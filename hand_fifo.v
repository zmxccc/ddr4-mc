==> flow/design.v <==
module hand_fifo #(
	parameter DEPTH = 2,
	parameter WIDTH = 128
)(
	input 				clk,
	input 				rst_n,
	input  			    in_valid,
	input  [WIDTH -1:0] in_data,
	output 			    in_ready,
	output			    out_valid,
	output [WIDTH -1:0] out_data,
	input  			    out_ready
);
localparam DP_WD = DEPTH == 1 ? 1 : $clog2(DEPTH);
reg  [DP_WD   :0]waddr;
wire             wenc;
wire             waddr_d_h;
wire [DP_WD -1:0]waddr_d_l;
assign wenc = in_valid && in_ready;
assign waddr_d_h = (waddr[DP_WD-1:0] == DEPTH-1) ? ~waddr[DP_WD] : waddr[DP_WD];
assign waddr_d_l = (waddr[DP_WD-1:0] == DEPTH-1) ? 0 : waddr[DP_WD-1:0] + 1;
always @(posedge clk or negedge rst_n)begin
	if(~rst_n)    waddr <= 0;
	else if(wenc) waddr <= {waddr_d_h, waddr_d_l};
end
reg  [DP_WD   :0]raddr;
wire             renc;
wire             raddr_d_h;
wire [DP_WD -1:0]raddr_d_l;
assign renc = out_valid && out_ready;
assign raddr_d_h = (raddr[DP_WD-1:0] == DEPTH-1) ? ~raddr[DP_WD] : raddr[DP_WD];
assign raddr_d_l = (raddr[DP_WD-1:0] == DEPTH-1) ? 0 : raddr[DP_WD-1:0] + 1;
always @(posedge clk or negedge rst_n)begin
	if(~rst_n)    raddr <= 0;
	else if(renc) raddr <= {raddr_d_h, raddr_d_l};
end
reg  [DP_WD :0]fifo_cnt_q;
wire [DP_WD :0]waddr_d = wenc ? {waddr_d_h, waddr_d_l} : waddr;
wire [DP_WD :0]raddr_d = renc ? {raddr_d_h, raddr_d_l} : raddr;
wire [DP_WD :0]fifo_cnt_d = (waddr_d[DP_WD] == raddr_d[DP_WD]) ? (waddr_d[DP_WD-1:0] - raddr_d[DP_WD-1:0]):
															     (waddr_d[DP_WD-1:0] + DEPTH - raddr_d[DP_WD-1:0]);
wire fifo_cnt_en = (wenc ^ renc);
always @(posedge clk or negedge rst_n)begin
	if(~rst_n)    fifo_cnt_q <= 0;
	else if(fifo_cnt_en) fifo_cnt_q <= fifo_cnt_d;
end
reg [WIDTH -1:0]data[DEPTH -1:0];
always @(posedge clk)begin
	if(wenc) data[waddr[DP_WD-1:0]] <= in_data;
end
assign out_data = data[raddr[DP_WD-1:0]];
wire in_ready_en;
wire in_ready_d;
reg  in_ready_q;
assign in_ready_en = (out_valid && out_ready) || in_ready;
assign in_ready_d  = (fifo_cnt_d < DEPTH);
always @(posedge clk or negedge rst_n)begin
	if(~rst_n)          in_ready_q <= 1;
	else if(in_ready_en)in_ready_q <= in_ready_d;
end
wire out_valid_en;
wire out_valid_d;
reg  out_valid_q;
assign out_valid_en = (in_valid && in_ready) || out_valid;
assign out_valid_d  = (fifo_cnt_d > {DP_WD{1'b0}});
always @(posedge clk or negedge rst_n)begin
	if(~rst_n)           out_valid_q <= 0;
	else if(out_valid_en)out_valid_q <= out_valid_d;
end
assign in_ready  = in_ready_q;
assign out_valid = out_valid_q;
endmodule
Reports on hand_fifo
What the tools print for hand_fifo, step after step.
Line numbers count from 1 in the design file above.
{"block": "setup", "top": "hand_fifo", "clock": "clk", "cell_library": "sky130hd", "pvt_corner": "tt_025C_1v80"}

Elaborated design
Counts by Yosys on the flattened word-level netlist (proc, flatten, opt, wreduce; memories kept). Register bits leave out memories and registers merged into their read ports (data or address); mux counts leave out enables and synchronous resets folded into registers. Print and check cells are left out. Cells with the same type and inputs are merged into one.
Yosys's memory passes give these memory sizes; they may raise the number of words (mostly to a power of two), join words into wider ones and drop unused or constant bits.
{"block": "word_totals", "out_inout_bits": 130, "reg_bits": 6, "n_memories": 1, "ram_bits": 256, "in_bits": 132}
{"block": "op_classes", "eq_ne": 1, "bitwise": 2, "add_sub_neg": 5, "n_reduce_logical": 4, "mux": 10, "cmp": 2}
{"block": "mem_list", "name": "data", "size": 2, "width": 128, "read_ports": 1, "wr": 1, "line": 47, "source": "reg [WIDTH -1:0]data[DEPTH -1:0];"}
{"block": "ops", "op": "128-bit 2-to-1 mux", "count": 1}
{"block": "ops", "op": "2-bit 2-to-1 mux", "count": 3}
{"block": "ops", "op": "1-bit 2-to-1 mux", "count": 6}
{"block": "ops", "op": "1-bit by 1-bit subtractor with 2-bit output", "count": 1}
{"block": "ops", "op": "1-bit adder (second input constant)", "count": 2}
{"block": "ops", "op": "1-bit logical AND", "count": 2}
{"block": "ops", "op": "1-bit logical OR", "count": 2}
{"block": "ops", "op": "1-bit by 2-bit adder with 2-bit output (second input constant)", "count": 1}
{"block": "ops", "op": "1-bit NOT", "count": 2}
{"block": "ops", "op": "2-bit by 1-bit subtractor with 2-bit output", "count": 1}
{"block": "ops", "op": "2-bit by 1-bit greater-than comparator with 1-bit output (second input constant)", "count": 1}
{"block": "ops", "op": "2-bit less-than comparator (second input constant)", "count": 1}
{"block": "ops", "op": "1-bit equality test", "count": 1}

Depth
Yosys ltp: most cells in a row. Word level: on the elaborated netlist, between registers, memories and ports. Mapped: between sequential cells and ports; inverters and the memories' decode and read muxes count.
{"block": "depth", "depth_word": 7, "abc_area": 1, "depth_mapped": 10, "mapped_depth_nobuf": 10}

Netlist
Source: synth_stat.txt of the flow (Yosys; design flattened, memories mapped). It holds for the ABC_AREA given above (unset counts as 0); a run with the other value may have another netlist.
The area totals of this step are shown rounded.
{"block": "types", "type": "sky130_fd_sc_hd__edfxtp_1", "count": 256}
{"block": "types", "type": "sky130_fd_sc_hd__nand2_1", "count": 394}
{"block": "types", "type": "sky130_fd_sc_hd__dfrtp_1", "count": 5}
{"block": "types", "type": "sky130_fd_sc_hd__buf_4", "count": 12}
{"block": "types", "type": "sky130_fd_sc_hd__buf_2", "count": 16}
{"block": "types", "type": "sky130_fd_sc_hd__nand2_2", "count": 8}
{"block": "types", "type": "sky130_fd_sc_hd__dfstp_2", "count": 1}
{"block": "types", "type": "sky130_fd_sc_hd__ha_1", "count": 2}
{"block": "types", "type": "sky130_fd_sc_hd__inv_1", "count": 6}
{"block": "types", "type": "sky130_fd_sc_hd__nand3_2", "count": 2}
{"block": "types", "type": "sky130_fd_sc_hd__nand4_1", "count": 3}
{"block": "types", "type": "sky130_fd_sc_hd__xor2_2", "count": 1}
{"block": "types", "type": "sky130_fd_sc_hd__nor2_4", "count": 1}
{"block": "types", "type": "sky130_fd_sc_hd__nand3_1", "count": 2}
{"block": "types", "type": "sky130_fd_sc_hd__xor2_1", "count": 1}
{"block": "types", "type": "sky130_fd_sc_hd__nor2_2", "count": 1}
{"block": "types", "type": "sky130_fd_sc_hd__or2_2", "count": 1}
{"block": "types", "type": "sky130_fd_sc_hd__a21oi_1", "count": 1}
Not listed: further types 2, cells in them 2.
{"block": "synth_totals", "flip_flops": 262, "mapped_cells": 715, "sequential_area_um2": 7839, "mapped_area_um2": 9697}

Timing after synthesis
OpenSTA on the mapped netlist: ideal clock, no wires. The path of least setup slack (recovery checks aside). Input and output delay are each 20% of the period. Register names are those of the netlist, which keeps one name where synthesis merged equal registers.
{"block": "synth_timing", "path_type": "input-to-reg", "from": "in in_valid", "to": "mem data[0][0]", "stages": 3, "period_ns": 5.4, "setup_ns": 0.503, "delay_ns": 3.629, "setup_slack_ns": 0.691, "launch_ns": 1.080, "arrival_ns": 4.206, "input_delay_ns": 1.080, "period_less_setup_slack_ns": 4.709}
"delay_ns" = arrival - input delay + setup time.
"stages" counts driving pins, that of a launching flip-flop among them; a cell with two outputs on the path counts twice.
"period_less_setup_slack_ns" = period - worst setup slack (recovery checks aside). The figure is calculated, with input and output delays left at 20% of the set period.
The rows between start and end are the longest chain of elaborated cells between them; the timing report does not say that the signal goes this way. Where chains are equally long, one stands for them.
Each line given opens the expression or statement behind the cell; cells for indexed reads and writes are added by Yosys, which also makes memories of some case tables.
The path ends at the enable pin of a flip-flop; only ways to that pin are counted.
{"block": "synth_between", "cell_sequence": "sky130_fd_sc_hd__nand2_2 sky130_fd_sc_hd__inv_1 sky130_fd_sc_hd__ha_1", "elab_chain_cells": 2, "cells_between": 3, "cone_classes": "2 x mux; 1 x reduce/logical"}
{"block": "synth_lines", "item": "start, declared", "line": 7, "source": "input in_valid,"}
{"block": "synth_lines", "item": "1-bit logical AND", "line": 19, "source": "assign wenc = in_valid && in_ready;"}
{"block": "synth_lines", "item": "1-bit 2-to-1 mux", "line": 49, "source": "if(wenc) data[waddr[DP_WD-1:0]] <= in_data;"}
{"block": "synth_lines", "item": "end, declared", "line": 47, "source": "reg [WIDTH -1:0]data[DEPTH -1:0];"}

Worst path after layout
Path of least setup slack in the final report of record 1 (OpenROAD, finished layout, wires in). Where an end is a register, its clock arrival counts in the times.
{"block": "layout_timing", "path_type": "reg-to-output", "from": "reg raddr[0]", "to": "out out_data[123]", "period_ns": 4.75, "arrival_ns": 2.27, "launch_ns": 0.50, "stages": 6, "setup_slack_ns": 1.53}
The rows between start and end are the longest chain of elaborated cells between them; the timing report does not say that the signal goes this way. Where chains are equally long, one stands for them.
The chain passes a memory read, where the word-level depth is cut; so it can be longer than that depth.
{"block": "layout_between", "cell_sequence": "sky130_fd_sc_hd__dfrtp_4 sky130_fd_sc_hd__inv_16 sky130_fd_sc_hd__buf_12 sky130_fd_sc_hd__nand2_1 sky130_fd_sc_hd__nand2_1 sky130_fd_sc_hd__clkdlybuf4s50_1", "elab_chain_cells": 1, "cells_between": 1, "cone_lines": 1, "cone_classes": "1 x memory"}
{"block": "layout_lines", "item": "start, declared", "line": 26, "source": "reg  [DP_WD   :0]raddr;"}
{"block": "layout_lines", "item": "start, assigned", "line": 34, "source": "if(~rst_n) raddr <= 0;"}
{"block": "layout_lines", "item": "start, assigned", "line": 35, "source": "else if(renc) raddr <= {raddr_d_h, raddr_d_l};"}
{"block": "layout_lines", "item": "memory 2 x 128 bit", "line": 47, "source": "reg [WIDTH -1:0]data[DEPTH -1:0];"}
{"block": "layout_lines", "item": "end, declared", "line": 11, "source": "output [WIDTH -1:0] out_data,"}

Ticket comment

Design hand_fifo on sky130hd. What follows are 2 stored runs of the flow, each under its own settings; their order means nothing. The constraints put input and output delay at 20% of the set period each and load the outputs with 0.01 pF.
"period_less_ws_ns" is the run's clock period less its worst setup slack. It is reckoned from that one timing run; input and output delays stay at 20% of the period that was set.
"timing.worst_path_ns" = time allowed to the worst setup path (clock period - input delay - output delay, where it has them) - its slack; a late launch clock adds to it, a late capture clock takes from it.
"design_power_uw" is the tool's figure for a default switching activity; nothing was simulated.
The measured numbers are rounded.

{"run": "record 1", "settings": { "period_ns": 4.75, "CORE_UTILIZATION": 45, "SETUP_SLACK_MARGIN": 1.34, "PLACE_DENSITY": 0.43, "CORE_ASPECT_RATIO": 1.54, "CELL_PAD_IN_SITES_GLOBAL_PLACEMENT": 2, "TNS_END_PERCENT": 10, "ABC_AREA": 1, "GPL_ROUTABILITY_DRIVEN": 0, "CTS_CLUSTER_SIZE": 36, "MAX_ROUTING_LAYER": "met5", "CAP_MARGIN": 20, "CORE_MARGIN": 2, "SLEW_MARGIN": 20 }, "results": { "ws_setup_ns": 1.528, "final_stdcell_area_um2": 13480, "design.die.area_um2": 22770, "timing.worst_path_ns": 2.27, "critical_path_kind": "reg-to-output", "layout_utilization_pct": 63.8, "setup_tns_ns": 0.000, "yosys.chip_area_um2": 9697, "period_less_ws_ns": 3.222, "design_power_uw": 4583 }}
{"run": "record 2", "settings": { "period_ns": 2.96, "CAP_MARGIN": 20, "CORE_MARGIN": 2, "CORE_UTILIZATION": 40, "SLEW_MARGIN": 20 }, "results": { "ws_setup_ns": 0.142, "final_stdcell_area_um2": 13510, "design.die.area_um2": 25060, "timing.worst_path_ns": 2.23, "critical_path_kind": "reg-to-output", "layout_utilization_pct": 57.7, "setup_tns_ns": 0.000, "yosys.chip_area_um2": 9523, "period_less_ws_ns": 2.818, "design_power_uw": 7507 }}
