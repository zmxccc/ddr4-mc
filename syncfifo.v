==> flow/design.v <==
module dual_port_RAM #(parameter DEPTH = 16,
					   parameter WIDTH = 8)(
	 input wclk	,
	 input wenc	,
	 input [$clog2(DEPTH)-1:0] waddr	,
	 input [WIDTH-1:0] wdata	,
	 input rclk	,
	 input renc	,
	 input [$clog2(DEPTH)-1:0] raddr	,
	 output reg [WIDTH-1:0] rdata
);
reg [WIDTH-1:0] RAM_MEM [0:DEPTH-1];
always @(posedge wclk) begin
	if(wenc)
		RAM_MEM[waddr] <= wdata;
end 
always @(posedge rclk) begin
	if(renc)
		rdata <= RAM_MEM[raddr];
end 
endmodule  
module fifo#(
	parameter	WIDTH = 8,
	parameter 	DEPTH = 16
)(
	input 					clk		, 
	input 					rst_n	,
	input 					winc	,
	input 			 		rinc	,
	input 		[WIDTH-1:0]	wdata	,
	output reg				wfull	,
	output reg				rempty	,
	output wire [WIDTH-1:0]	rdata
);
localparam DP_WD = $clog2(DEPTH);
reg  [DP_WD   :0]waddr;
wire             wenc;
wire             waddr_d_h;
wire [DP_WD -1:0]waddr_d_l;
assign wenc = winc & (!wfull);
assign waddr_d_h = (waddr[DP_WD-1:0] == DEPTH-1) ? ~waddr[DP_WD] : waddr[DP_WD];
assign waddr_d_l = (waddr[DP_WD-1:0] == DEPTH-1) ? 0 : waddr[DP_WD-1:0] + 1;
always @(posedge clk or negedge rst_n)begin
	if(~rst_n)    waddr <= 0;
	else if(wenc) waddr <= {waddr_d_h, waddr_d_l};
end
reg  [DP_WD   :0]raddr;
wire             renc;
wire             raddr_d_h;
wire [DP_WD -1:0]raddr_d_l;
assign renc = rinc & (!rempty);
assign raddr_d_h = (raddr[DP_WD-1:0] == DEPTH-1) ? ~raddr[DP_WD] : raddr[DP_WD];
assign raddr_d_l = (raddr[DP_WD-1:0] == DEPTH-1) ? 0 : raddr[DP_WD-1:0] + 1;
always @(posedge clk or negedge rst_n)begin
	if(~rst_n)    raddr <= 0;
	else if(renc) raddr <= {raddr_d_h, raddr_d_l};
end
wire [DP_WD :0]fifo_cnt = (waddr[DP_WD] == raddr[DP_WD]) ? waddr[DP_WD-1:0] - raddr[DP_WD-1:0]:
				          (waddr[DP_WD-1:0] + DEPTH - raddr[DP_WD-1:0]);
wire [DP_WD :0]fifo_cnt_d = (waddr_d_h == raddr_d_h) ? waddr_d_l[DP_WD-1:0] - raddr_d_l[DP_WD-1:0]:
				            (waddr_d_l[DP_WD-1:0] + DEPTH - raddr_d_l[DP_WD-1:0]);
wire rempty_d = (fifo_cnt == 0);
always @(posedge clk or negedge rst_n)begin
	if(~rst_n)    rempty <= 0;
	else if(rinc) rempty <= rempty_d;
end
wire wfull_d = (fifo_cnt == DEPTH);
always @(posedge clk or negedge rst_n)begin
	if(~rst_n)    wfull <= 0;
	else if(winc) wfull <= wfull_d;
end
dual_port_RAM #(.DEPTH(DEPTH), .WIDTH(WIDTH))
u_ram (
	.wclk	(clk),
	.wenc	(wenc),
	.waddr	(waddr),
	.wdata	(wdata),
	.rclk	(clk),
	.renc	(renc),
	.raddr	(raddr),
	.rdata	(rdata)
);
endmodule
## Reports on fifo

What the tools print for fifo, step after step.
Lines are those of the file above, counted from 1.
Operators: Yosys type, input widths -> output width; for muxes data width and select width s.
The mark - stands for no value.

- Top module: fifo
- Clock port: clk
- Standard-cell library: sky130hd
- Library corner: tt_025C_1v80

## Word-level counts

Counts by Yosys on the flattened word-level netlist (proc, flatten, opt, wreduce; memories kept). Register bits leave out memories and registers merged into their read ports (data or address); mux counts leave out enables and synchronous resets folded into registers. Print and check cells are left out. Cells with the same type and inputs are merged into one.
Memory sizes are those after Yosys's memory passes, which may raise the word count (mostly to a power of two), join words into wider ones and drop unused or constant bits.

- Bits in registers: 12
- Memory bits (writable): 128
- Clocked read ports x word width: 8
- Memories kept: 1
- Cells after elaboration: 31

- Add/sub/neg operators: 5
- Eq/ne operators: 4
- Multiplexer cells: 6
- Bitwise logic cells: 4
- Reductions and logical operators: 5

Memory list:

| name | words | width | read ports | write ports | line | text |
|---|---|---|---|---|---|---|
| u_ram.RAM_MEM | 16 | 8 | 1 | 1 | 12 | `reg [WIDTH-1:0] RAM_MEM [0:DEPTH-1];` |

Operators by type and width:

| operator | count |
|---|---|
| $mux 4 | 3 |
| $add 4x1->4 const B | 2 |
| $eq 4x4->1 const B | 2 |
| $mux 8 | 1 |
| $sub 4x4->5 | 1 |
| $add 4x5->5 const B | 1 |
| $sub 5x4->5 | 1 |
| $eq 5x5->1 const B | 1 |
| $logic_not 5->1 | 1 |
| $mux 5 | 1 |
| $reduce_and 2->1 | 2 |
| $and 1x1->1 | 2 |
| $not 1->1 | 2 |
| $logic_not 1->1 | 2 |
| $eq 1x1->1 | 1 |
| $mux 1 | 1 |

## Logic depth

Yosys ltp: most cells in a row. Word level: on the elaborated netlist, between registers, memories and ports. Mapped: between sequential cells and ports; inverters and the memories' decode and read muxes count.

- Depth in word-level cells: 4
- ABC_AREA: 1
- Depth in mapped cells: 10

## Synthesis result

The flow's flattened synthesis, as Yosys stat reports it; memories are mapped. The netlist is that of the ABC_AREA named above (0 if unset); the other value can give another one.
The area totals of this step are shown rounded.

Cell types:

| type | count | total area (µm²) |
|---|---|---|
| sky130_fd_sc_hd__edfxtp_1 | 136 | 4.08E+03 |
| sky130_fd_sc_hd__nor2_1 | 141 | 529.258 |
| sky130_fd_sc_hd__dfrtp_1 | 12 | 300.288 |
| sky130_fd_sc_hd__nand2_1 | 71 | 266.506 |
| sky130_fd_sc_hd__o21ai_1 | 37 | 185.178 |
| sky130_fd_sc_hd__o21ai_0 | 32 | 160.154 |
| sky130_fd_sc_hd__nand3_1 | 23 | 115.11 |
| sky130_fd_sc_hd__ha_1 | 9 | 112.608 |
| sky130_fd_sc_hd__inv_1 | 19 | 71.318 |
| sky130_fd_sc_hd__buf_6 | 6 | 67.565 |
| sky130_fd_sc_hd__o211ai_1 | 9 | 67.565 |
| sky130_fd_sc_hd__xor2_1 | 7 | 61.309 |
| sky130_fd_sc_hd__buf_2 | 10 | 50.048 |
| sky130_fd_sc_hd__fa_1 | 1 | 20.019 |
| sky130_fd_sc_hd__clkbuf_1 | 4 | 15.014 |
| sky130_fd_sc_hd__nand4_1 | 2 | 12.512 |
| sky130_fd_sc_hd__inv_2 | 3 | 11.261 |
| sky130_fd_sc_hd__nor2_4 | 1 | 11.261 |

Not listed: further types 9, cells in them 12.

- Cells in the netlist: 535
- Cell area after synthesis: 6,210 µm²
- Mapped flip-flops: 148
- Buffers: 23

## Timing after synthesis

Source: OpenSTA report_checks on the synthesized netlist (no wires, ideal clock, input and output delay 20% of the period each), path of least setup slack; recovery checks are left aside. Register names are those of the netlist, which keeps one name where synthesis merged equal registers.

- Path kind: in2reg
- Start point: in winc
- End point: mem u_ram.RAM_MEM[7][0]
- Period: 2,800 ps
- Library setup time: 370 ps
- Launch time at the first pin: 560 ps
- Arrival: 1,369 ps
- Data required time: 2,430 ps
- Slack: 1,061 ps
- Path delay: 1,179 ps
- Stages on the path: 4
- Period reached after synthesis: 1,739 ps

"path delay" is the arrival time less input delay plus setup time.
"stages on the path": output pins that drive a net of the path, with the launching flip-flop's if there is one; two outputs of one cell count as two.
"period reached after synthesis" is the clock period less the worst setup slack; recovery checks do not enter. This is arithmetic on one report: input and output delays are still those of the set period (20% each).
Between the ends stands the longest chain of elaborated cells between them, by number of cells; it is not shown to be the way that was timed. Of several equally long chains one is given.
Each line given opens the expression or statement behind the cell; cells for indexed reads and writes are added by Yosys, which also makes memories of some case tables.
The path ends at the enable pin of a flip-flop; only ways to that pin are counted.

- Path through: sky130_fd_sc_hd__inv_1 > sky130_fd_sc_hd__nor2_2 > sky130_fd_sc_hd__nand2_2 > sky130_fd_sc_hd__nor2_1
- Cells in the longest elaborated chain: 2
- Elaborated cells between the ends (all ways): 3

Ends and longest elaborated chain, after synthesis:

| item | line | text |
|---|---|---|
| start: declaration | 28 | `input winc ,` |
| $and 1x1->1 | 40 | `assign wenc = winc & (!wfull);` |
| $mux 4 | 14 | `if(wenc)` |
| end: declaration | 12 | `reg [WIDTH-1:0] RAM_MEM [0:DEPTH-1];` |

## Timing after layout

From the final timing report of entry A: the path of least setup slack in the routed layout; clock arrival at registers is part of the times.
The path's times are printed in steps of 10 ps; the period is the one set.

- Path kind: reg2reg
- Start point: reg raddr[0]
- End point: reg u_ram.rdata[6]
- Period: 2,560 ps
- Library setup time: 140 ps
- Launch time at the first pin: 420 ps
- Arrival: 2,200 ps
- Data required time: 2,850 ps
- Slack: 640 ps
- Stages on the path: 8

- Path through: sky130_fd_sc_hd__dfrtp_2 > sky130_fd_sc_hd__buf_4 > sky130_fd_sc_hd__nor2_1 > sky130_fd_sc_hd__nor2_1 > sky130_fd_sc_hd__o21ai_0 > sky130_fd_sc_hd__nand3_1 > sky130_fd_sc_hd__nand3_1 > sky130_fd_sc_hd__nand2_1

Ends and longest elaborated chain, post-layout:

| item | line | text |
|---|---|---|
| start: declaration | 47 | `reg  [DP_WD   :0]raddr;` |
| start: assignment | 55 | `if(~rst_n) raddr <= 0;` |
| start: assignment | 56 | `else if(renc) raddr <= {raddr_d_h, raddr_d_l};` |
| end: declaration | 10 | `output reg [WIDTH-1:0] rdata` |

Chain of elaborated cells between the ends: none given.

Data sheet: physical implementation of fifo

Top module fifo; platform sky130hd; tools Yosys and OpenROAD; 2 stored runs in no particular order. Input and output delays are each 20% of the period that was set; the output load is 0.01 pF.
"reached clock period" = clock period - worst setup slack. The figure is calculated, with input and output delays left at 20% of the set period.
"allowed time less slack (worst setup path)" = time allowed to the worst setup path (clock period - input delay - output delay, where it has them) - its slack; a late launch clock adds to it, a late capture clock takes from it.
"total design power": no workload was simulated; the value follows from the tool's default switching activity.
"allowed time less slack (worst setup path)" is given in steps of 10 ps.
Measured values are rounded.

### Entry A

==> flow/run.sh <==
#!/bin/bash
# the make line also repeats the synthesis and layout settings of config.mk as NAME=value (left out here)
make -C /OpenROAD-flow-scripts/flow DESIGN_CONFIG=/design/flow/config.mk WORK_HOME=/design/flow/orfs CLKGATE_MAP_FILE= finish
==> flow/config.mk <==
export PLATFORM = sky130hd
export DESIGN_NAME = fifo
export DESIGN_NICKNAME = fifo
export VERILOG_FILES = /design/flow/design.v
export SDC_FILE = /design/flow/constraint.sdc
export NUM_CORES = 4
export LEC_CHECK = 0
export ABC_AREA = 1
export CAP_MARGIN = 20
export CELL_PAD_IN_SITES_DETAIL_PLACEMENT = 1
export CORE_MARGIN = 2
export CORE_UTILIZATION = 23
export GPL_ROUTABILITY_DRIVEN = 0
export GPL_TIMING_DRIVEN = 1
export MAX_ROUTING_LAYER = met5
export PLACE_DENSITY_LB_ADDON = 0.27
export SETUP_SLACK_MARGIN = -0.21
export SLEW_MARGIN = 0
==> flow/constraint.sdc <==
create_clock -name core_clock -period 2.56 [get_ports {clk}]
set_input_delay 0.5120 -clock core_clock [delete_from_list [all_inputs] [get_ports {clk}]]
set_output_delay 0.5120 -clock core_clock [all_outputs]
set_load 0.01 [all_outputs]

Results of entry A:
- Total design power: 8.994 mW
- Final design utilization: 28.3 %
- Worst setup slack after layout: 643 ps
- Area of the standard cells in the finished layout: 7,552 µm²
- Total negative slack: 0 ps
- Allowed time less slack (worst setup path): 1,920 ps
- Critical path type: reg2reg
- Reached clock period: 1,917 ps
- Area inside the die boundary: 28,330 µm²
- Chip area after synthesis (Yosys): 6,210 µm²

### Entry B

==> flow/run.sh <==
#!/bin/bash
# the make line also repeats the synthesis and layout settings of config.mk as NAME=value (left out here)
make -C /OpenROAD-flow-scripts/flow DESIGN_CONFIG=/design/flow/config.mk WORK_HOME=/design/flow/orfs CLKGATE_MAP_FILE= finish
==> flow/config.mk <==
export PLATFORM = sky130hd
export DESIGN_NAME = fifo
export DESIGN_NICKNAME = fifo
export VERILOG_FILES = /design/flow/design.v
export SDC_FILE = /design/flow/constraint.sdc
export NUM_CORES = 4
export LEC_CHECK = 0
export CAP_MARGIN = 20
export CORE_MARGIN = 2
export CORE_UTILIZATION = 20
export SLEW_MARGIN = 20
==> flow/constraint.sdc <==
create_clock -name core_clock -period 2.17 [get_ports {clk}]
set_input_delay 0.4340 -clock core_clock [delete_from_list [all_inputs] [get_ports {clk}]]
set_output_delay 0.4340 -clock core_clock [all_outputs]
set_load 0.01 [all_outputs]

Results of entry B:
- Total design power: 9.626 mW
- Final design utilization: 24.8 %
- Worst setup slack after layout: 95 ps
- Area of the standard cells in the finished layout: 7,341 µm²
- Total negative slack: 0 ps
- Allowed time less slack (worst setup path): 2,070 ps
- Critical path type: reg2reg
- Reached clock period: 2,075 ps
- Area inside the die boundary: 31,280 µm²
- Chip area after synthesis (Yosys): 5,976 µm²
